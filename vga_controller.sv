==> flow/design.v <==
module vga_controller
#(
    parameter H_RES = 1920,
    parameter H_FRONT_PORCH = 88,
    parameter H_SYNC_PULSE = 44,
    parameter H_BACK_PORCH = 148,
    parameter V_RES = 1080,
    parameter V_FRONT_PORCH = 4,
    parameter V_SYNC_PULSE = 5,
    parameter V_BACK_PORCH = 36
)
(
    input clk,
    input rst,
    output video_on,
    output hsync,
    output vsync,
    output reg [11:0] h_count,
    output reg [11:0] v_count
);
    localparam H_FRAME = H_RES + H_FRONT_PORCH + H_SYNC_PULSE + H_BACK_PORCH - 1;
    localparam V_FRAME = V_RES + V_FRONT_PORCH + V_SYNC_PULSE + V_BACK_PORCH - 1;
always @(posedge clk or posedge rst) begin
if (rst)                 h_count <= 12'b0;    else
if (h_count == H_FRAME)  h_count <= 12'b0;    else
                         h_count <= h_count + 1;
    end
always @(posedge clk or posedge rst) begin
  if (rst) v_count <= 12'b0;  else 
  if (h_count == H_FRAME)     begin
  if (v_count == V_FRAME)  v_count <= 12'b0;else
                           v_count <= v_count + 1;
  end
end
    assign hsync    = ((h_count >= (H_RES + H_FRONT_PORCH)) && (h_count <  (H_RES + H_FRONT_PORCH + H_SYNC_PULSE)));
    assign vsync    = ((v_count >= (V_RES + V_FRONT_PORCH)) &&(v_count <  (V_RES + V_FRONT_PORCH + V_SYNC_PULSE)));
    assign video_on = (h_count < H_RES) && (v_count < V_RES);
    assign p_tick = clk;
endmodule
From RTL to reports: vga_controller
What the tools print for vga_controller, step after step.
Lines are those of the file above, counted from 1.
Library cell names are shortened.
Not given: n/a
- design top: vga_controller
- clock input: clk
- standard-cell library: sky130hd
- timing corner: tt_025C_1v80

Word level
Source: Yosys, flattened and elaborated, memories not mapped. Widths are those after wreduce; folded enables and synchronous resets count as part of the registers. Registers that Yosys merges into a memory's read port (data or address) are not register bits. Print and check cells do not count. Equal cells are merged and count once.
- flip-flop bits (word level) at 24
- noted input bits: 2
- noted output and inout port bits: 27
- noted elaborated cells: 17
- $add $sub $neg: 2
- $lt $le $gt $ge at 6
- noted eq/ne operators: 2
- mux-type cells at 2
- reduce/logical cells: 3
- operator list (kind ; number):
    12-bit by 11-bit less-than comparator with 1-bit output (second input constant) ; 3
    12-bit by 1-bit adder with 12-bit output (second input constant) ; 2
    12-bit by 11-bit greater-or-equal comparator with 1-bit output (second input constant) ; 2
    12-bit 2-to-1 mux ; 2
    12-bit by 11-bit == test with 1-bit output (second input constant) ; 1
    12-bit less-than comparator (second input constant) ; 1
    12-bit == test (second input constant) ; 1
    1-bit logical AND ; 3

Depth
Longest topological path by Yosys (ltp), each cell counted once; first at word level (registers and memories cut), then after technology mapping (sequential cells cut; the memories' decode and read muxes count).
- noted word-level depth: 2
- ABC_AREA: 0
- gate-level depth with buffers at 6
- noted gate-level depth less buffers: 6

Mapped cells and area
Source: synth_stat.txt of the flow (Yosys; design flattened, memories mapped). It holds for the ABC_AREA given above (unset counts as 0); a run with the other value may have another netlist.
- cells in the netlist at 141
- mapped area: 0.0013313 mm^2
- noted sequential part of the area: 0.0006006 mm^2
- flip-flops: 24
- buffers: 5
- cells by type (type ; number ; area in all (um^2)):
    dfrtp_1 ; 24 ; 600.576
    nand3_1 ; 14 ; 70.067
    xnor2_1 ; 8 ; 70.067
    ha_1 ; 5 ; 62.56
    nor2_1 ; 13 ; 48.797
    xor2_1 ; 5 ; 43.792
    nor3_1 ; 8 ; 40.038
    and3_1 ; 6 ; 37.536
    inv_1 ; 10 ; 37.536
    o21ai_0 ; 7 ; 35.034
    nand2_1 ; 9 ; 33.782
    and4_1 ; 3 ; 26.275
    a21oi_1 ; 5 ; 25.024
    nand4_1 ; 4 ; 25.024
    nor4b_4 ; 1 ; 23.773
    or4_1 ; 2 ; 15.014
    nand4_2 ; 1 ; 12.512
    buf_6 ; 1 ; 11.261
Not listed: further types 14, cells in them 15.

Path before layout
OpenSTA on the mapped netlist: ideal clock, no wires. The path of least setup slack (recovery checks aside). Input and output delay are each 20% of the period. Register names are those of the netlist, which keeps one name where synthesis merged equal registers.
- path type: register to output
- start: register v_count[5]
- end: output video_on
- clock period: 3.9 ns
- external output delay at 0.780 ns
- noted launch time at the first pin: 0.000 ns
- arrival time: 1.527 ns
- data required time: 3.120 ns
- noted setup slack: 1.593 ns
- delay of the path at 1.527 ns
- stages: 4
- noted buffers on the path: 0
- noted period reached after synthesis: 2.307 ns
"delay of the path" = arrival - input delay + setup time.
A path that ends at an output port has no setup time.
"stages": output pins that drive a net of the path, with the launching flip-flop's if there is one; two outputs of one cell count as two.
"period reached after synthesis" = period - worst setup slack (recovery checks aside). The figure is calculated, with input and output delays left at 20% of the set period.
Between the ends stands the longest chain of elaborated cells between them, by number of cells; it is not shown to be the way that was timed. Of several equally long chains one is given.
A line is the first line of the expression or statement that the cell stems from. Yosys adds cells for indexed reads and writes and turns some case tables into memories.
A register here has more assigning lines than the two given.
- path through: dfrtp_1 -> and3_1 -> or4b_2 -> a21oi_1
- noted length of the longest elaborated chain: 2
- noted elaborated cells on any way between the ends: 2
- noted RTL lines with such cells: 1
- classes of those cells: 1 x compare; 1 x reduce/logical
- RTL lines, path post-synthesis (what ; RTL line ; source):
    start, declared ; 19 ; output reg [11:0] v_count
    start, assigned ; 29 ; if (rst) v_count <= 12'b0;  else
    start, assigned ; 32 ; v_count <= v_count + 1;
    12-bit by 11-bit less-than comparator with 1-bit output ; 37 ; assign video_on = (h_count < H_RES) && (v_count < V_RES);
    1-bit logical AND ; 37 ;
    end, declared ; 15 ; output video_on,

FLOW RESULTS
============

vga_controller on sky130hd: 2 stored runs with different settings, listed in no order. Input and output delays are each 20% of the period that was set; the output load is 0.01 pF.

Run A
Settings were period_ns = 2.34; CORE_UTILIZATION = 54; PLACE_DENSITY_LB_ADDON = 0.13; CORE_ASPECT_RATIO = 1.76; CELL_PAD_IN_SITES_DETAIL_PLACEMENT = 1; GPL_TIMING_DRIVEN = 0; GPL_ROUTABILITY_DRIVEN = 1; CTS_CLUSTER_DIAMETER = 300; CAP_MARGIN = 20; CORE_MARGIN = 2; SLEW_MARGIN = 20
- stopped before the end: clock tree synthesis reported DPL-0033

Run B
Settings were period_ns = 3.3; CORE_UTILIZATION = 71; SETUP_SLACK_MARGIN = 0.48; PLACE_DENSITY_LB_ADDON = 0.28; CELL_PAD_IN_SITES_GLOBAL_PLACEMENT = 3; CELL_PAD_IN_SITES_DETAIL_PLACEMENT = 2; TNS_END_PERCENT = 75; ABC_AREA = 0; CTS_CLUSTER_DIAMETER = 216; MAX_ROUTING_LAYER = met4; CAP_MARGIN = 20; CORE_MARGIN = 2; SLEW_MARGIN = 20
- stopped before the end: placement reported FLW-0024
