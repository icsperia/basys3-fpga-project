==> flow/design.v <==
module delay#(
    parameter VAL_DLY = 1000000  
)(
    input clk,      
    input rst,      
    input btn,      
    output reg delay_en  
);
reg [19:0] delay;  
always @(posedge clk or posedge rst) begin
    if (rst) begin
        delay <= 0;
        delay_en <= 0;
    end else begin
        if (btn) begin
            if (delay >= VAL_DLY) begin
                delay <= 0;
                delay_en <= 1;  
            end else begin
                delay <= delay + 1;
                delay_en <= 0;  
            end
        end else begin
            delay <= 0;
            delay_en <= 0;
        end
    end
end
endmodule
module rectangle#(
    parameter RC_H1 = 0,                
    parameter RC_H2 = 0,                
    parameter RC_V1 = 0,                
    parameter RC_V2 = 0,                
    parameter [11:0] COLOR = 12'h000    
)(
    input clk            ,                         
    input rst            ,  
    input video_on       ,  
    input btnU           ,  
    input btnD           ,  
    input [11:0] h_count ,  
    input [11:0] v_count ,  
    output reg [11:0] rgb,  
    output pe_u          ,  
    output pe_d          ,  
    output  [11:0] current_rc_h1,  
    output  [11:0] current_rc_h2,  
    output  [11:0] current_rc_v1,  
    output  [11:0] current_rc_v2   
);
localparam signed OFFSET = 10  ;  
logic signed [11:0] offset_ver1;  
logic reg_pe_r                 ;  
logic reg_pe_u                 ;  
logic delay_up                 ;  
logic delay_down               ;  
    assign current_rc_h1 = RC_H1;  
    assign current_rc_h2 = RC_H2;
    assign current_rc_v1 = RC_V1 + offset_ver1;
    assign current_rc_v2 = RC_V2 + offset_ver1;
always @(posedge clk or posedge rst) begin
    if (rst)  rgb <= 12'h000;   else 
    if (((h_count >= current_rc_h1) && (h_count <=  current_rc_h2)) && ((v_count >= current_rc_v1) && (v_count <= current_rc_v2)))
        rgb <= video_on ? COLOR : 12'h000; else
        rgb <= 12'h000 ;
end
always @(posedge clk or posedge rst ) begin
    if(rst) offset_ver1 <= 12'b0;  else  
    if (delay_down) begin 
    if ((RC_V2 + offset_ver1 + OFFSET) <= 1079) offset_ver1 <= offset_ver1 + OFFSET; 
    end else
    if (delay_up) begin 
    if ((RC_V1 + offset_ver1 - OFFSET) >= 0)    offset_ver1 <= offset_ver1 - OFFSET;   
        end
    end
delay #(
.VAL_DLY(1000000)              
    )delay_i_u(
        .clk      (clk      ),
        .rst      (rst      ),
        .btn      (btnU     ),
        .delay_en (delay_up )
                            );
delay #(
.VAL_DLY(1000000)      
        )delay_i_d(
        .clk     (clk        ),
        .rst     (rst        ),
        .btn     (btnD       ),
        .delay_en(delay_down )
        );
endmodule
-- Tool chain data of rectangle
Tool output for the design above, in the order of the flow.
Line numbers count from 1 in the design file above.
The mark n/a stands for no value.
- design top: rectangle
- clock input: clk
- cell library: sky130hd
- library corner: tt_025C_1v80

-- Word-level counts
Yosys after proc, flatten, opt, wreduce and memory -nomap, before mapping. Memory bits, and registers merged into a memory's read port (data or address), are not among the register bits. Print and check cells are not counted.
- reduce/logical cells at 3
- $lt $le $gt $ge at 4
- muxes and demuxes: 12
- eq/ne operators: 1
- $add $sub $neg at 6
- operators by type and width (operator ; number):
    2-to-1 mux 20 bit ; 4
    2-to-1 mux 12 bit ; 4
    adder 20 x 1 -> 20 bit with constant B ; 2
    >= comparator 20 bit with constant B ; 2
    adder 12 x 5 -> 13 bit with constant B ; 1
    subtractor 12 x 5 -> 13 bit with constant B ; 1
    >= comparator 13 x 1 -> 1 bit with constant B ; 1
    less-or-equal comparator 13 x 12 -> 1 bit with constant B ; 1
    adder 12 x 5 -> 12 bit with constant B ; 1
    subtractor 12 x 5 -> 12 bit with constant B ; 1
    nonzero test 2 bit ; 2
    2-to-1 mux 1 bit ; 4
    AND reduction 3 bit ; 1
    inequality test 2 bit with constant B ; 1
- output and inout bits at 62
- noted input port bits: 29
- noted register bits: 54

-- Depth
Longest topological path by Yosys (ltp), each cell counted once; first at word level (registers and memories cut), then after technology mapping (sequential cells cut; the memories' decode and read muxes count).
- depth in word-level cells: 5
- ABC_AREA at 0
- gate-level depth with buffers: 7
- mapped depth without buffers at 7

-- Mapped cells and area
Yosys stat after the flow's synthesis: flattened, memories mapped to cells. It holds for the ABC_AREA given above (unset counts as 0); a run with the other value may have another netlist.
The area totals of this step are shown rounded.
- cell types (type ; number ; area in all (sq um)):
    sky130_fd_sc_hd__dfrtp_1 ; 53 ; 1.33E+03
    sky130_fd_sc_hd__buf_4 ; 51 ; 382.867
    sky130_fd_sc_hd__xor2_1 ; 30 ; 262.752
    sky130_fd_sc_hd__ha_1 ; 13 ; 162.656
    sky130_fd_sc_hd__nor2_1 ; 43 ; 161.405
    sky130_fd_sc_hd__xnor2_1 ; 10 ; 87.584
    sky130_fd_sc_hd__nand2_1 ; 23 ; 86.333
    sky130_fd_sc_hd__o21ai_0 ; 14 ; 70.067
    sky130_fd_sc_hd__nand3_1 ; 13 ; 65.062
    sky130_fd_sc_hd__and3_1 ; 9 ; 56.304
    sky130_fd_sc_hd__nand4_1 ; 9 ; 56.304
    sky130_fd_sc_hd__inv_1 ; 13 ; 48.797
    sky130_fd_sc_hd__and4_1 ; 5 ; 43.792
    sky130_fd_sc_hd__a21oi_1 ; 8 ; 40.038
    sky130_fd_sc_hd__nor4_1 ; 4 ; 25.024
    sky130_fd_sc_hd__a21boi_0 ; 3 ; 22.522
    sky130_fd_sc_hd__a21o_1 ; 3 ; 22.522
    sky130_fd_sc_hd__mux2_2 ; 2 ; 22.522
Not listed: further types 28, cells in them 42.
- noted mapped cells: 348
- sequential area: 0.0013 sq mm
- noted cell area after synthesis: 0.0033 sq mm
- mapped flip-flops at 53
By module: a second synthesis without flattening, with its own total; a netlist apart from the flattened one above.
- noted cells (unflattened synthesis): 367
- area (unflattened synthesis): 0.0035 sq mm
Rows give one instance, submodules left out.
- by module (module ; seq. area (sq mm) ; cells ; instances ; area (sq mm)):
    delay #(VAL_DLY=1000000) ; 0.00053 ; 113 ; 2 ; 0.0011
    rectangle ; 0.00028 ; 141 ; 1 ; 0.0013

-- Timing after synthesis
Source: OpenSTA report_checks on the synthesized netlist (no wires, ideal clock, input and output delay 20% of the period each), path of least setup slack; recovery checks are left aside. Register names are those of the netlist, which keeps one name where synthesis merged equal registers.
- kind: register to register
- from: register delay_i_d.delay_en
- to: register offset_ver1[6]
- noted path delay: 1937 ps
- launch time at the first pin: 0 ps
- setup time at 125 ps
- noted required time: 2115 ps
- noted stages on the path: 8
- path slack: 303 ps
- period: 2240 ps
- noted data arrival time: 1812 ps
- period reached after synthesis: 1937 ps
"path delay" is the arrival time less input delay plus setup time.
"stages on the path" counts driving pins, that of a launching flip-flop among them; a cell with two outputs on the path counts twice.
"period reached after synthesis" is the clock period less the worst setup slack; recovery checks do not enter. This is arithmetic on one report: input and output delays are still those of the set period (20% each).
Between the ends stands the longest chain of elaborated cells between them, by number of cells; it is not shown to be the way that was timed. Of several equally long chains one is given.
A line is the first line of the expression or statement that the cell stems from. Yosys adds cells for indexed reads and writes and turns some case tables into memories.
At most two assigning lines are given for a register; there are more.
- cells stage by stage: sky130_fd_sc_hd__dfrtp_1 -> sky130_fd_sc_hd__inv_1 -> sky130_fd_sc_hd__ha_1 -> sky130_fd_sc_hd__a211o_1 -> sky130_fd_sc_hd__a21oi_1 -> sky130_fd_sc_hd__o21ai_0 -> sky130_fd_sc_hd__xor2_1 -> sky130_fd_sc_hd__mux2_2
- noted cells in the longest elaborated chain: 2
- elaborated cells on any way between the ends: 5
- noted RTL lines with such cells: 1
- classes of those cells: 1 x eq/ne; 1 x mux; 3 x reduce/logical
- ends and longest elaborated chain, after synthesis (item ; RTL line ; RTL):
    start: declaration ; 7 ; output reg delay_en
    start: assignment ; 13 ; delay_en <= 0;
    start: assignment ; 18 ; delay_en <= 1;
    nonzero test 2 bit ; n/a ;
    AND reduction 3 bit ; n/a ;
    end: assignment ; 71 ; if ((RC_V2 + offset_ver1 + OFFSET) <= 1079) offset_ver1 <= offset_ver1 + OFFSET;
    end: assignment ; 74 ; if ((RC_V1 + offset_ver1 - OFFSET) >= 0)    offset_ver1 <= offset_ver1 - OFFSET;
    end: declaration ; 53 ; logic signed [11:0] offset_ver1;

-- Path in the finished layout
Path of least setup slack in the final report of run A (OpenROAD, finished layout, wires in). Where an end is a register, its clock arrival counts in the times.
The report prints the path's times to 10 ps; the period is as set.
- kind: register to register
- from: register delay_i_d.delay_en
- to: register offset_ver1[10]
- noted stages on the path: 9
- noted data arrival time: 2110 ps
- path slack: 160 ps
- period: 2060 ps
- launch time at the first pin: 300 ps
- noted required time: 2270 ps
- setup time at 100 ps
Between the ends stands the longest chain of elaborated cells between them, by number of cells; it is not shown to be the way that was timed. Of several equally long chains one is given.
At most two assigning lines are given for a register; there are more.
- cells stage by stage: sky130_fd_sc_hd__dfrtp_1 -> sky130_fd_sc_hd__inv_2 -> sky130_fd_sc_hd__buf_4 -> sky130_fd_sc_hd__ha_1 -> sky130_fd_sc_hd__or3_4 -> sky130_fd_sc_hd__a21oi_1 -> sky130_fd_sc_hd__o21ai_1 -> sky130_fd_sc_hd__nand2b_1 -> sky130_fd_sc_hd__a32o_1
- noted cells in the longest elaborated chain: 2
- elaborated cells on any way between the ends: 5
- noted RTL lines with such cells: 1
- classes of those cells: 1 x eq/ne; 1 x mux; 3 x reduce/logical
- ends and longest elaborated chain, post-layout (item ; RTL line ; RTL):
    start: declaration ; 7 ; output reg delay_en
    start: assignment ; 13 ; delay_en <= 0;
    start: assignment ; 18 ; delay_en <= 1;
    nonzero test 2 bit ; n/a ;
    AND reduction 3 bit ; n/a ;
    end: assignment ; 71 ; if ((RC_V2 + offset_ver1 + OFFSET) <= 1079) offset_ver1 <= offset_ver1 + OFFSET;
    end: assignment ; 74 ; if ((RC_V1 + offset_ver1 - OFFSET) >= 0)    offset_ver1 <= offset_ver1 - OFFSET;
    end: declaration ; 53 ; logic signed [11:0] offset_ver1;

# Flow runs of rectangle

Flow measurements of rectangle on sky130hd: 2 stored runs with different settings, listed in no order. Input and output delays are each 20% of the period that was set; the output load is 0.01 pF.
By "reached clock period" is meant the clock period of the run minus its worst setup slack. This is arithmetic on one report: input and output delays are still those of the set period (20% each).
"critical setup path time" = time allowed to the worst setup path (clock period - input delay - output delay, where it has them) - its slack; a late launch clock adds to it, a late capture clock takes from it.
"power" is the tool's figure for a default switching activity; nothing was simulated.
"critical setup path time" is given in steps of 10 ps.
Values from the reports are rounded here.

Run A

==> flow/run.sh <==
#!/bin/bash
# the make line also repeats the synthesis and layout settings of config.mk as NAME=value (left out here)
make -C /OpenROAD-flow-scripts/flow DESIGN_CONFIG=/design/flow/config.mk WORK_HOME=/design/flow/orfs CLKGATE_MAP_FILE= finish
==> flow/config.mk <==
export PLATFORM = sky130hd
export DESIGN_NAME = rectangle
export DESIGN_NICKNAME = rectangle
export VERILOG_FILES = /design/flow/design.v
export SDC_FILE = /design/flow/constraint.sdc
export NUM_CORES = 4
export LEC_CHECK = 0
export CAP_MARGIN = 20
export CORE_MARGIN = 2
export CORE_UTILIZATION = 48
export SLEW_MARGIN = 20
==> flow/constraint.sdc <==
create_clock -name core_clock -period 2.06 [get_ports {clk}]
set_input_delay 0.4120 -clock core_clock [delete_from_list [all_inputs] [get_ports {clk}]]
set_output_delay 0.4120 -clock core_clock [all_outputs]
set_load 0.01 [all_outputs]

Measured in run A:
- standard-cell area of the final layout at 0.0036 sq mm
- noted the netlist area reported by Yosys: 0.0033 sq mm
- die outline area: 0.0075 sq mm
- power: 2.2 mW
- noted the final design utilization: 54 %
- noted the post-route setup TNS: 0 ps
- critical setup path time: 1,900 ps
- worst path kind: register to register
- noted the reached clock period: 1,901 ps
- worst setup slack after layout at 160 ps

Run B

==> flow/run.sh <==
#!/bin/bash
# the make line also repeats the synthesis and layout settings of config.mk as NAME=value (left out here)
make -C /OpenROAD-flow-scripts/flow DESIGN_CONFIG=/design/flow/config.mk WORK_HOME=/design/flow/orfs CLKGATE_MAP_FILE= finish
==> flow/config.mk <==
export PLATFORM = sky130hd
export DESIGN_NAME = rectangle
export DESIGN_NICKNAME = rectangle
export VERILOG_FILES = /design/flow/design.v
export SDC_FILE = /design/flow/constraint.sdc
export NUM_CORES = 4
export LEC_CHECK = 0
export ABC_AREA = 0
export CAP_MARGIN = 20
export CELL_PAD_IN_SITES_DETAIL_PLACEMENT = 1
export CELL_PAD_IN_SITES_GLOBAL_PLACEMENT = 1
export CORE_ASPECT_RATIO = 1.95
export CORE_MARGIN = 2
export CORE_UTILIZATION = 52
export MAX_ROUTING_LAYER = met4
export PLACE_DENSITY_LB_ADDON = 0.04
export SETUP_SLACK_MARGIN = 0.07
export SLEW_MARGIN = 30
==> flow/constraint.sdc <==
create_clock -name core_clock -period 1.96 [get_ports {clk}]
set_input_delay 0.3920 -clock core_clock [delete_from_list [all_inputs] [get_ports {clk}]]
set_output_delay 0.3920 -clock core_clock [all_outputs]
set_load 0.01 [all_outputs]

Measured in run B:
- standard-cell area of the final layout at 0.0039 sq mm
- noted the netlist area reported by Yosys: 0.0033 sq mm
- die outline area: 0.007 sq mm
- power: 2.5 mW
- noted the final design utilization: 64 %
- noted the post-route setup TNS: 0 ps
- critical setup path time: 1,940 ps
- worst path kind: register to register
- noted the reached clock period: 1,942 ps
- worst setup slack after layout at 18 ps
